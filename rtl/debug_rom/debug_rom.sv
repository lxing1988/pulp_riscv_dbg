==> flow/design.v <==
package axi_pkg;
  typedef logic [1:0] burst_t;
  typedef logic [1:0] resp_t;
  typedef logic [3:0] cache_t;
  typedef logic [2:0] prot_t;
  typedef logic [3:0] qos_t;
  typedef logic [3:0] region_t;
  typedef logic [7:0] len_t;
  typedef logic [2:0] size_t;
  typedef logic [5:0] atop_t;  
  typedef logic [3:0] nsaid_t;  
  localparam BURST_FIXED = 2'b00;
  localparam BURST_INCR  = 2'b01;
  localparam BURST_WRAP  = 2'b10;
  localparam RESP_OKAY   = 2'b00;
  localparam RESP_EXOKAY = 2'b01;
  localparam RESP_SLVERR = 2'b10;
  localparam RESP_DECERR = 2'b11;
  localparam CACHE_BUFFERABLE = 4'b0001;
  localparam CACHE_MODIFIABLE = 4'b0010;
  localparam CACHE_RD_ALLOC   = 4'b0100;
  localparam CACHE_WR_ALLOC   = 4'b1000;
  localparam IdWidth   = 4;
  localparam UserWidth = 1;
  localparam AddrWidth = 64;
  localparam DataWidth = 64;
  localparam StrbWidth = DataWidth / 8;
  typedef logic [IdWidth-1:0]   id_t;
  typedef logic [AddrWidth-1:0] addr_t;
  typedef logic [DataWidth-1:0] data_t;
  typedef logic [StrbWidth-1:0] strb_t;
  typedef logic [UserWidth-1:0] user_t;
  typedef struct packed {
      id_t     id;
      addr_t   addr;
      len_t    len;
      size_t   size;
      burst_t  burst;
      logic   lock;
      cache_t  cache;
      prot_t   prot;
      qos_t    qos;
      region_t region;
      atop_t   atop;
  } aw_chan_t;
  typedef struct packed {
      data_t data;
      strb_t strb;
      logic  last;
  } w_chan_t;
  typedef struct packed {
      id_t   id;
      resp_t resp;
  } b_chan_t;
  typedef struct packed {
      id_t     id;
      addr_t   addr;
      len_t    len;
      size_t   size;
      burst_t  burst;
      logic    lock;
      cache_t  cache;
      prot_t   prot;
      qos_t    qos;
      region_t region;
  } ar_chan_t;
  typedef struct packed {
      id_t   id;
      data_t data;
      resp_t resp;
      logic  last;
  } r_chan_t;
endpackage
package dm;
    localparam logic [3:0] DbgVersion013 = 4'h2;
    localparam logic [4:0] ProgBufSize   = 5'h6;
    localparam logic [3:0] DataCount     = 4'h1;  
    localparam logic [31:0] HaltAddress = 32'h800;
    localparam logic [31:0] ResumeAddress = HaltAddress + 4;
    localparam logic [31:0] ExceptionAddress = HaltAddress + 8;
    localparam logic [11:0] DataAddr = 12'h380;  
    typedef enum logic [7:0] {
        Data0        = 8'h04,
        Data1        = 8'h05,
        Data2        = 8'h06,
        Data3        = 8'h07,
        Data4        = 8'h08,
        Data5        = 8'h09,
        Data6        = 8'h0A,
        Data7        = 8'h0B,
        Data8        = 8'h0C,
        Data9        = 8'h0D,
        Data10       = 8'h0E,
        Data11       = 8'h0F,
        DMControl    = 8'h10,
        DMStatus     = 8'h11,  
        Hartinfo     = 8'h12,
        HaltSum1     = 8'h13,
        HAWindowSel  = 8'h14,
        HAWindow     = 8'h15,
        AbstractCS   = 8'h16,
        Command      = 8'h17,
        AbstractAuto = 8'h18,
        DevTreeAddr0 = 8'h19,
        DevTreeAddr1 = 8'h1A,
        DevTreeAddr2 = 8'h1B,
        DevTreeAddr3 = 8'h1C,
        NextDM       = 8'h1D,
        ProgBuf0     = 8'h20,
        ProgBuf15    = 8'h2F,
        AuthData     = 8'h30,
        HaltSum2     = 8'h34,
        HaltSum3     = 8'h35,
        SBAddress3   = 8'h37,
        SBCS         = 8'h38,
        SBAddress0   = 8'h39,
        SBAddress1   = 8'h3A,
        SBAddress2   = 8'h3B,
        SBData0      = 8'h3C,
        SBData1      = 8'h3D,
        SBData2      = 8'h3E,
        SBData3      = 8'h3F,
        HaltSum0     = 8'h40
    } dm_csr_t;
    localparam logic [2:0] CauseBreakpoint = 3'h1;
    localparam logic [2:0] CauseTrigger    = 3'h2;
    localparam logic [2:0] CauseRequest    = 3'h3;
    localparam logic [2:0] CauseSingleStep = 3'h4;
    typedef struct packed {
        logic [31:23] zero1;
        logic         impebreak;
        logic [21:20] zero0;
        logic         allhavereset;
        logic         anyhavereset;
        logic         allresumeack;
        logic         anyresumeack;
        logic         allnonexistent;
        logic         anynonexistent;
        logic         allunavail;
        logic         anyunavail;
        logic         allrunning;
        logic         anyrunning;
        logic         allhalted;
        logic         anyhalted;
        logic         authenticated;
        logic         authbusy;
        logic         hasresethaltreq;
        logic         devtreevalid;
        logic [3:0]   version;
    } dmstatus_t;
    typedef struct packed {
        logic         haltreq;
        logic         resumereq;
        logic         hartreset;
        logic         ackhavereset;
        logic         zero1;
        logic         hasel;
        logic [25:16] hartsello;
        logic [15:6]  hartselhi;
        logic [5:4]   zero0;
        logic         setresethaltreq;
        logic         clrresethaltreq;
        logic         ndmreset;
        logic         dmactive;
    } dmcontrol_t;
    typedef struct packed {
        logic [31:24] zero1;
        logic [23:20] nscratch;
        logic [19:17] zero0;
        logic         dataaccess;
        logic [15:12] datasize;
        logic [11:0]  dataaddr;
    } hartinfo_t;
    typedef enum logic [2:0] {  CmdErrNone, CmdErrBusy, CmdErrNotSupported,
                                CmdErrorException, CmdErrorHaltResume,
                                CmdErrorBus, CmdErrorOther = 7
                             } cmderr_t;
    typedef struct packed {
        logic [31:29] zero3;
        logic [28:24] progbufsize;
        logic [23:13] zero2;
        logic         busy;
        logic         zero1;
        cmderr_t      cmderr;
        logic [7:4]   zero0;
        logic [3:0]   datacount;
    } abstractcs_t;
    typedef enum logic [7:0] {
                                 AccessRegister = 8'h0,
                                 QuickAccess    = 8'h1,
                                 AccessMemory   = 8'h2
                             } cmd_t;
    typedef struct packed {
        cmd_t        cmdtype;
        logic [23:0] control;
    } command_t;
    typedef struct packed {
        logic [31:16] autoexecprogbuf;
        logic [15:12] zero0;
        logic [11:0]  autoexecdata;
    } abstractauto_t;
    typedef struct packed {
        logic         zero1;
        logic [22:20] aarsize;
        logic         zero0;
        logic         postexec;
        logic         transfer;
        logic         write;
        logic [15:0]  regno;
    } ac_ar_cmd_t;
    typedef enum logic [1:0] {
        DTM_NOP   = 2'h0,
        DTM_READ  = 2'h1,
        DTM_WRITE = 2'h2
    } dtm_op_t;
    typedef struct packed {
        logic [31:29] sbversion;
        logic [28:23] zero0;
        logic         sbbusyerror;
        logic         sbbusy;
        logic         sbreadonaddr;
        logic [19:17] sbaccess;
        logic         sbautoincrement;
        logic         sbreadondata;
        logic [14:12] sberror;
        logic [11:5]  sbasize;
        logic         sbaccess128;
        logic         sbaccess64;
        logic         sbaccess32;
        logic         sbaccess16;
        logic         sbaccess8;
    } sbcs_t;
    localparam logic[1:0] DTM_SUCCESS = 2'h0;
    typedef struct packed {
        logic [6:0]  addr;
        dtm_op_t     op;
        logic [31:0] data;
    } dmi_req_t;
    typedef struct packed  {
        logic [31:0] data;
        logic [1:0]  resp;
    } dmi_resp_t;
endpackage
module debug_rom (
   input  logic         clk_i,
   input  logic         req_i,
   input  logic [31:0]  addr_i,
   output logic [31:0]  rdata_o
);
    localparam int RomSize = 31;
    const logic [RomSize-1:0][31:0] mem = {
        32'h7b200073,
        32'h7b302573,
        32'h7b202473,
        32'h10852423,
        32'h1a110537,
        32'hf1402473,
        32'haa1ff06f,
        32'h7b302573,
        32'h10052223,
        32'h7b202473,
        32'h00100073,
        32'h10052623,
        32'hfd1ff06f,
        32'hfc0410e3,
        32'h00247413,
        32'h40044403,
        32'h00a40433,
        32'hf1402473,
        32'h02041263,
        32'h00147413,
        32'h40044403,
        32'h00a40433,
        32'h10852023,
        32'h1a110537,
        32'hf1402473,
        32'h7b351073,
        32'h7b241073,
        32'h00000013,
        32'h0440006f,
        32'h0600006f,
        32'h00c0006f
    };
    logic [$clog2(RomSize)-1:0] addr_q;
    always_ff @(posedge clk_i) begin
        if (req_i) begin
            addr_q <= addr_i[$clog2(RomSize)-1+3:3];
        end
    end
    assign rdata_o = mem[addr_q];
endmodule
== From RTL to reports: debug_rom ==
What the tools print for debug_rom, step after step.
Line numbers count from 1 in the design file above.
Not given: --

* Design top: debug_rom
* Clock port: clk_i
* Library: sky130hd
* Timing corner: tt_025C_1v80

== After elaboration ==
Source: Yosys, flattened and elaborated, memories not mapped. Widths are those after wreduce; folded enables and synchronous resets count as part of the registers. Registers that Yosys merges into a memory's read port (data or address) are not register bits. Print and check cells do not count. Equal cells are merged and count once.

* Register bits after elaboration: 5
* Bits in latches: 0
* RAM bits: 0
* Memory bits (read-only): 0
* Clocked read ports x word width: 0
* Memories kept: 0
* Bits of input ports: 34
* Output and inout bits: 32
* Elaborated cells: 2

* $add $sub $neg: 0
* $mul: 0
* Div/mod/pow operators: 0
* Magnitude comparators: 0
* Equal/unequal tests: 0
* Shifts and indexed selects: 1
* Multiplexer cells: 0
* Bitwise gates (word level): 0
* Reductions and logical operators: 0

{| class="wikitable"
|+ Operator list
! kind !! number
|-
| 992-bit by 11-bit indexed select with 32-bit output with constant A || 1
|}

== Depth ==
Depth = most cells in a row (Yosys ltp): at word level without a register or memory, in the mapped netlist without a sequential cell, where the memories' decode and read muxes count.

* Depth after elaboration: 1
* ABC_AREA: 1
* Mapped depth: 9

== After synthesis ==
Yosys stat after the flow's synthesis: flattened, memories mapped to cells. It holds for the ABC_AREA given above (unset counts as 0); a run with the other value may have another netlist.
Totals and module areas in this step are rounded.

* Mapped cells: 228
* Synthesis area: 0.0012 mm²
* Area of sequential cells: 0.00015 mm²
* Flip-flop cells: 5
* Buffers: 14

{| class="wikitable"
|+ Cell types
! cell !! number
|-
| sky130_fd_sc_hd__nand2_1 || 106
|-
| sky130_fd_sc_hd__edfxtp_1 || 5
|-
| sky130_fd_sc_hd__ha_1 || 8
|-
| sky130_fd_sc_hd__nor2_1 || 25
|-
| sky130_fd_sc_hd__nand3_1 || 17
|-
| sky130_fd_sc_hd__o21ai_0 || 10
|-
| sky130_fd_sc_hd__inv_1 || 13
|-
| sky130_fd_sc_hd__buf_4 || 6
|-
| sky130_fd_sc_hd__buf_6 || 3
|-
| sky130_fd_sc_hd__a21oi_1 || 6
|-
| sky130_fd_sc_hd__inv_2 || 6
|-
| sky130_fd_sc_hd__buf_2 || 4
|-
| sky130_fd_sc_hd__o21ai_1 || 4
|-
| sky130_fd_sc_hd__nor2_2 || 3
|-
| sky130_fd_sc_hd__o211ai_1 || 2
|-
| sky130_fd_sc_hd__nand2_2 || 2
|-
| sky130_fd_sc_hd__o211ai_2 || 1
|-
| sky130_fd_sc_hd__nand3_2 || 1
|}

Other cell types: 6; their cells: 6.

== Timing after synthesis ==
Path of least setup slack by OpenSTA after synthesis, without wires, with an ideal clock, recovery checks aside; 20% of the period is set as input and as output delay. Where synthesis merged equal registers, the netlist keeps one of their names.

* Kind: register to output
* From: reg addr_q[0]
* To: out rdata_o[10]
* Clock period: 2.23 ns
* External output delay: 0.446 ns
* Time at the first pin: 0.000 ns
* Arrival time: 1.437 ns
* Data required time: 1.784 ns
* Setup slack: 0.347 ns
* Delay of the path: 1.437 ns
* Driving pins on the path: 8
* Buffers on the path: 0
* Period reached after synthesis: 1.883 ns

"delay of the path" is the arrival time less input delay plus setup time.
At an output port there is no setup time.
"driving pins on the path" counts driving pins, that of a launching flip-flop among them; a cell with two outputs on the path counts twice.
"period reached after synthesis" = period - worst setup slack (recovery checks aside). The figure is calculated, with input and output delays left at 20% of the set period.
Between the ends stands the longest chain of elaborated cells between them, by number of cells; it is not shown to be the way that was timed. Of several equally long chains one is given.
A line is the first line of the expression or statement that the cell stems from. Yosys adds cells for indexed reads and writes and turns some case tables into memories.

* Cell sequence: sky130_fd_sc_hd__edfxtp_1 > sky130_fd_sc_hd__inv_1 > sky130_fd_sc_hd__ha_1 > sky130_fd_sc_hd__nor2_2 > sky130_fd_sc_hd__nand2_1 > sky130_fd_sc_hd__nand2_1 > sky130_fd_sc_hd__nor2_1 > sky130_fd_sc_hd__nor2_1
* Cells in the longest elaborated chain: 1
* Elaborated cells on any way between the ends: 1
* RTL lines with such cells: 1
* Those cells by class: 1 x shift

{| class="wikitable"
|+ RTL lines, path after synthesis
! element !! line !! RTL
|-
| start, declared || 284 || <nowiki>logic [$clog2(RomSize)-1:0] addr_q;</nowiki>
|-
| start, assigned || 287 || <nowiki>addr_q <= addr_i[$clog2(RomSize)-1+3:3];</nowiki>
|-
| 992-bit by 11-bit indexed select with 32-bit output || 290 || <nowiki>assign rdata_o = mem[addr_q];</nowiki>
|-
| end, declared || 248 || <nowiki>output logic [31:0]  rdata_o</nowiki>
|}

Top module debug_rom; platform sky130hd; tools Yosys and OpenROAD; 2 stored runs in no particular order. Input and output delays are each 20% of the period that was set; the output load is 0.01 pF.

Job 1
==> flow/run.sh <==
#!/bin/bash
# the make line also repeats the synthesis and layout settings of config.mk as NAME=value (left out here)
make -C /OpenROAD-flow-scripts/flow DESIGN_CONFIG=/design/flow/config.mk WORK_HOME=/design/flow/orfs CLKGATE_MAP_FILE= finish
==> flow/config.mk <==
export PLATFORM = sky130hd
export DESIGN_NAME = debug_rom
export DESIGN_NICKNAME = debug_rom
export VERILOG_FILES = /design/flow/design.v
export SDC_FILE = /design/flow/constraint.sdc
export NUM_CORES = 4
export LEC_CHECK = 0
export ABC_AREA = 1
export CAP_MARGIN = 20
export CELL_PAD_IN_SITES_DETAIL_PLACEMENT = 2
export CORE_MARGIN = 5
export CORE_UTILIZATION = 60
export CTS_CLUSTER_DIAMETER = 262
export GPL_TIMING_DRIVEN = 0
export PLACE_DENSITY_LB_ADDON = 0.04
export SLEW_MARGIN = 20
export TNS_END_PERCENT = 80
==> flow/constraint.sdc <==
create_clock -name core_clock -period 2.13 [get_ports {clk_i}]
set_input_delay 0.4260 -clock core_clock [delete_from_list [all_inputs] [get_ports {clk_i}]]
set_output_delay 0.4260 -clock core_clock [all_outputs]
set_load 0.01 [all_outputs]

==> results of job 1 <==
did not finish, placement stopped with DPL-0033

Job 2
==> flow/run.sh <==
#!/bin/bash
# the make line also repeats the synthesis and layout settings of config.mk as NAME=value (left out here)
make -C /OpenROAD-flow-scripts/flow DESIGN_CONFIG=/design/flow/config.mk WORK_HOME=/design/flow/orfs CLKGATE_MAP_FILE= finish
==> flow/config.mk <==
export PLATFORM = sky130hd
export DESIGN_NAME = debug_rom
export DESIGN_NICKNAME = debug_rom
export VERILOG_FILES = /design/flow/design.v
export SDC_FILE = /design/flow/constraint.sdc
export NUM_CORES = 4
export LEC_CHECK = 0
export ABC_AREA = 1
export CAP_MARGIN = 25
export CELL_PAD_IN_SITES_GLOBAL_PLACEMENT = 1
export CORE_MARGIN = 2
export CORE_UTILIZATION = 48
export CTS_CLUSTER_DIAMETER = 373
export GPL_ROUTABILITY_DRIVEN = 1
export GPL_TIMING_DRIVEN = 0
export MAX_ROUTING_LAYER = met5
export PLACE_DENSITY = 0.63
export SLEW_MARGIN = 20
==> flow/constraint.sdc <==
create_clock -name core_clock -period 3.39 [get_ports {clk_i}]
set_input_delay 0.6780 -clock core_clock [delete_from_list [all_inputs] [get_ports {clk_i}]]
set_output_delay 0.6780 -clock core_clock [all_outputs]
set_load 0.01 [all_outputs]

==> results of job 2 <==
did not finish, placement stopped with GPL-0301
